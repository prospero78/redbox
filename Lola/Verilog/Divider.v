==> flow/design.v <==
`timescale 1ns / 1 ps
module Divider(    
input clk, run, u,
output stall,
input [31:0] x, y,
output [31:0] quot, rem);
reg [5:0] S;
reg [63:0] RQ;
wire sign;
wire [31:0] x0, w0, w1;
assign stall = (run & (S != 33));
assign quot = (~sign ? RQ[31:0] : ((RQ[63:32] == 0) ? ( - RQ[31:0]) : (( - RQ[31:0]) - 1)));
assign rem = (~sign ? RQ[63:32] : ((RQ[63:32] == 0) ? 0 : (y - RQ[63:32])));
assign sign = (x[31] & u);
assign x0 = (sign ? ( - x) : x);
assign w0 = RQ[62:31];
assign w1 = (w0 - y);
always @ (posedge clk) begin S <= (run ? (S + 1) : 0);
RQ <= ((S == 0) ? {32'h0, x0} : {(w1[31] ? w0 : w1), RQ[30:0], ~w1[31]});
end
endmodule
# Tool chain data of Divider
# Tool output for the design above, in the order of the flow.
# Line numbers count from 1 in the design file above.
# Library cell names are shortened.
inputs:
  design: "Divider"
  clock: "clk"
  lib: "sky130hd"
  pvt_corner: "tt_025C_1v80"

# Word-level counts
# Counts by Yosys on the flattened word-level netlist (proc, flatten, opt, wreduce; memories kept). Register bits leave out memories and registers merged into their read ports (data or address); mux counts leave out enables and synchronous resets folded into registers. Print and check cells are left out. Cells with the same type and inputs are merged into one.
word_totals:
  reg_bits: 70
  input_bits: 67
  out_inout_bits: 65
  wordCells: 24
classes:
  n_addsub: 6
  equal: 1
  mux: 7
  logic: 3
  reduce_logical: 3
op_table:
  columns: ["operator", "n"]
  rows:
  - ["32-bit two-way mux", 6]
  - ["32-bit subtractor", 2]
  - ["32-bit negation", 2]
  - ["32-bit by 1-bit subtractor with 32-bit output with constant B", 1]
  - ["32-bit zero test", 1]
  - ["31-bit two-way mux", 1]
  - ["6-bit by 1-bit adder with 6-bit output with constant B", 1]
  - ["6-bit != test with constant B", 1]
  - ["6-bit zero test", 1]
  - ["1-bit bitwise AND", 2]
  - ["2-bit OR reduction", 1]
  - ["1-bit NOT", 1]

# Longest topological paths
# Longest topological path by Yosys (ltp), each cell counted once; first at word level (registers and memories cut), then after technology mapping (sequential cells cut; the memories' decode and read muxes count).
depth:
  depth_word: 4
  abc_area: 0
  mapped_depth: 14
  depth_no_buf: 13

# Synthesis result
# Source: synth_stat.txt of the flow (Yosys; design flattened, memories mapped). It holds for the ABC_AREA given above (unset counts as 0); a run with the other value may have another netlist.
mapped:
  stdcells: 1166
  yosys_area_um2: 8568.2
  seq_area_um2: 1401.3
  ffs: 70
  n_buf: 55
types:
  columns: ["type", "n", "type_area_um2"]
  rows:
  - ["dfxtp_1", 70, 1.4E+03]
  - ["ha_1", 68, 850.816]
  - ["xnor2_1", 71, 621.846]
  - ["xor2_1", 57, 499.229]
  - ["o21ai_0", 94, 470.451]
  - ["nor2_1", 102, 382.867]
  - ["nand2_1", 98, 367.853]
  - ["a21oi_1", 73, 365.35]
  - ["inv_1", 90, 337.824]
  - ["mux2i_1", 29, 290.278]
  - ["a21o_1", 23, 172.666]
  - ["nor3_1", 30, 150.144]
  - ["clkbuf_1", 39, 146.39]
  - ["o22ai_1", 23, 143.888]
  - ["nor4_1", 19, 118.864]
  - ["nand3_1", 21, 105.101]
  - ["o31ai_1", 14, 105.101]
  - ["nand2b_1", 14, 87.584]
# Other cell types: 74; their cells: 231.

# Worst setup path after synthesis
# OpenSTA on the mapped netlist: ideal clock, no wires. The path of least setup slack (recovery checks aside). Input and output delay are each 20% of the period. Register names are those of the netlist, which keeps one name where synthesis merged equal registers.
synth_timing:
  kind: "input -> output"
  startpoint: "input port y[6]"
  endpoint: "output port rem[31]"
  tclk_ps: 5440
  in_delay_ps: 1088
  output_delay_ps: 1088
  launch_ps: 1088
  arrival_time_ps: 3773
  required_ps: 4352
  path_slack_ps: 579
  delay_ps: 2685
  stages: 9
  path_buffers: 0
  period_less_setup_slack_ps: 4861
# "delay_ps" = arrival - input delay + setup time.
# A path that ends at an output port has no setup time.
# "stages": output pins that drive a net of the path, with the launching flip-flop's if there is one; two outputs of one cell count as two.
# "period_less_setup_slack_ps" = period - worst setup slack (recovery checks aside). The figure is calculated, with input and output delays left at 20% of the set period.
# Between the ends stands the longest chain of elaborated cells between them, by number of cells; it is not shown to be the way that was timed. Of several equally long chains one is given.
# Each line given opens the expression or statement behind the cell; cells for indexed reads and writes are added by Yosys, which also makes memories of some case tables.
synth_via:
  cell_sequence: "ha_1 -> or4_1 -> o2111a_1 -> o21ai_0 -> o22ai_1 -> a2111oi_0 -> nor3b_1 -> mux2i_1 -> mux2_2"
  elab_chain_cells: 3
  cells_between: 3
  lines_between: 1
  classes_between: "1 x add/sub; 2 x mux"
synth_rtl:
  columns: ["element", "line", "source"]
  rows:
  - ["start: declaration", 5, "input [31:0] x, y,"]
  - ["32-bit subtractor", 13, "assign rem = (~sign ? RQ[63:32] : ((RQ[63:32] == 0) ? 0 : (y - RQ[63:32])));"]
  - ["32-bit two-way mux (2 in a row)", 13, null]
  - ["end: declaration", 6, "output [31:0] quot, rem);"]

# Timing after layout
# From the final timing report of run 1: the path of least setup slack in the routed layout; clock arrival at registers is part of the times.
# The path's times are printed in steps of 10 ps; the period is the one set.
layout_timing:
  kind: "input -> output"
  startpoint: "input port y[0]"
  endpoint: "output port rem[24]"
  tclk_ps: 7420
  in_delay_ps: 1480
  output_delay_ps: 1480
  launch_ps: 1480
  arrival_time_ps: 5530
  required_ps: 5940
  path_slack_ps: 410
  stages: 17
  path_buffers: 4
# Between the ends stands the longest chain of elaborated cells between them, by number of cells; it is not shown to be the way that was timed. Of several equally long chains one is given.
layout_via:
  cell_sequence: "clkdlybuf4s50_1 -> inv_1 -> ha_1 -> inv_1 -> fa_1 -> a211oi_1 -> nor3_1 -> o31ai_1 -> buf_4 -> o211ai_1 -> a221oi_1 -> buf_4 -> o21bai_1 -> a21oi_1 -> xor2_1 -> o31ai_1 -> clkdlybuf4s50_1"
  elab_chain_cells: 3
  cells_between: 3
  lines_between: 1
  classes_between: "1 x add/sub; 2 x mux"
layout_rtl:
  columns: ["element", "line", "source"]
  rows:
  - ["start: declaration", 5, "input [31:0] x, y,"]
  - ["32-bit subtractor", 13, "assign rem = (~sign ? RQ[63:32] : ((RQ[63:32] == 0) ? 0 : (y - RQ[63:32])));"]
  - ["32-bit two-way mux (2 in a row)", 13, null]
  - ["end: declaration", 6, "output [31:0] quot, rem);"]

Memo
Re: implementation data of Divider

Below are 2 stored runs of the flow (Yosys, OpenROAD; platform sky130hd) on Divider, each with its settings and what was measured, unordered. Constraints: input delay and output delay 20% of the set period each, output load 0.01 pF.
"period_less_ws_ps": clock period set for the run, less the worst setup slack. It is reckoned from that one timing run; input and output delays stay at 20% of the period that was set.
"worst_path_time_ps": the worst setup path's part of the clock period (all of it between registers, 20% less for each end at a port) less its slack. A launch clock that arrives late makes it longer, a capture clock that arrives late makes it shorter.
"design_power_uw" rests on the timing tool's default activity at the inputs, not on a simulated workload.
"worst_path_time_ps" is given in steps of 10 ps.

--- run 1 ---
==> flow/run.sh <==
#!/bin/bash
# the make line also repeats the synthesis and layout settings of config.mk as NAME=value (left out here)
make -C /OpenROAD-flow-scripts/flow DESIGN_CONFIG=/design/flow/config.mk WORK_HOME=/design/flow/orfs CLKGATE_MAP_FILE= finish
==> flow/config.mk <==
export PLATFORM = sky130hd
export DESIGN_NAME = Divider
export DESIGN_NICKNAME = Divider
export VERILOG_FILES = /design/flow/design.v
export SDC_FILE = /design/flow/constraint.sdc
export NUM_CORES = 4
export LEC_CHECK = 0
export ABC_AREA = 0
export CAP_MARGIN = 20
export CELL_PAD_IN_SITES_GLOBAL_PLACEMENT = 0
export CORE_ASPECT_RATIO = 1.59
export CORE_MARGIN = 10
export CORE_UTILIZATION = 20
export CTS_CLUSTER_DIAMETER = 127
export GPL_ROUTABILITY_DRIVEN = 1
export PLACE_DENSITY = 0.5
export SLEW_MARGIN = 20
==> flow/constraint.sdc <==
create_clock -name core_clock -period 7.42 [get_ports {clk}]
set_input_delay 1.4840 -clock core_clock [delete_from_list [all_inputs] [get_ports {clk}]]
set_output_delay 1.4840 -clock core_clock [all_outputs]
set_load 0.01 [all_outputs]

==> results, as YAML <==
results:
  hold_ws_ps: 492
  design_power_uw: 3748
  worst_setup_slack_ps: 410
  worst_path_time_ps: 4040
  worst_setup_path_type: "input -> output"
  tns_ps: 0
  yosys.chip_area_um2: 8568.2
  total_die_area_um2: 51742.9
  period_less_ws_ps: 7010
  final_stdcell_area_um2: 10620.2
  final_util_pct: 25.1

--- run 2 ---
==> flow/run.sh <==
#!/bin/bash
# the make line also repeats the synthesis and layout settings of config.mk as NAME=value (left out here)
make -C /OpenROAD-flow-scripts/flow DESIGN_CONFIG=/design/flow/config.mk WORK_HOME=/design/flow/orfs CLKGATE_MAP_FILE= finish
==> flow/config.mk <==
export PLATFORM = sky130hd
export DESIGN_NAME = Divider
export DESIGN_NICKNAME = Divider
export VERILOG_FILES = /design/flow/design.v
export SDC_FILE = /design/flow/constraint.sdc
export NUM_CORES = 4
export LEC_CHECK = 0
export CAP_MARGIN = 20
export CELL_PAD_IN_SITES_DETAIL_PLACEMENT = 0
export CELL_PAD_IN_SITES_GLOBAL_PLACEMENT = 0
export CORE_ASPECT_RATIO = 0.67
export CORE_MARGIN = 4
export CORE_UTILIZATION = 70
export CTS_CLUSTER_DIAMETER = 50
export CTS_CLUSTER_SIZE = 90
export GPL_TIMING_DRIVEN = 1
export MAX_ROUTING_LAYER = met5
export MIN_ROUTING_LAYER = met1
export PLACE_DENSITY_LB_ADDON = 0.15
export SETUP_SLACK_MARGIN = 0.98
export SLEW_MARGIN = 20
==> flow/constraint.sdc <==
create_clock -name core_clock -period 3.4 [get_ports {clk}]
set_input_delay 0.6800 -clock core_clock [delete_from_list [all_inputs] [get_ports {clk}]]
set_output_delay 0.6800 -clock core_clock [all_outputs]
set_load 0.01 [all_outputs]

==> results, as YAML <==
outcome: "not finished: placement ended with error DPL-0038"
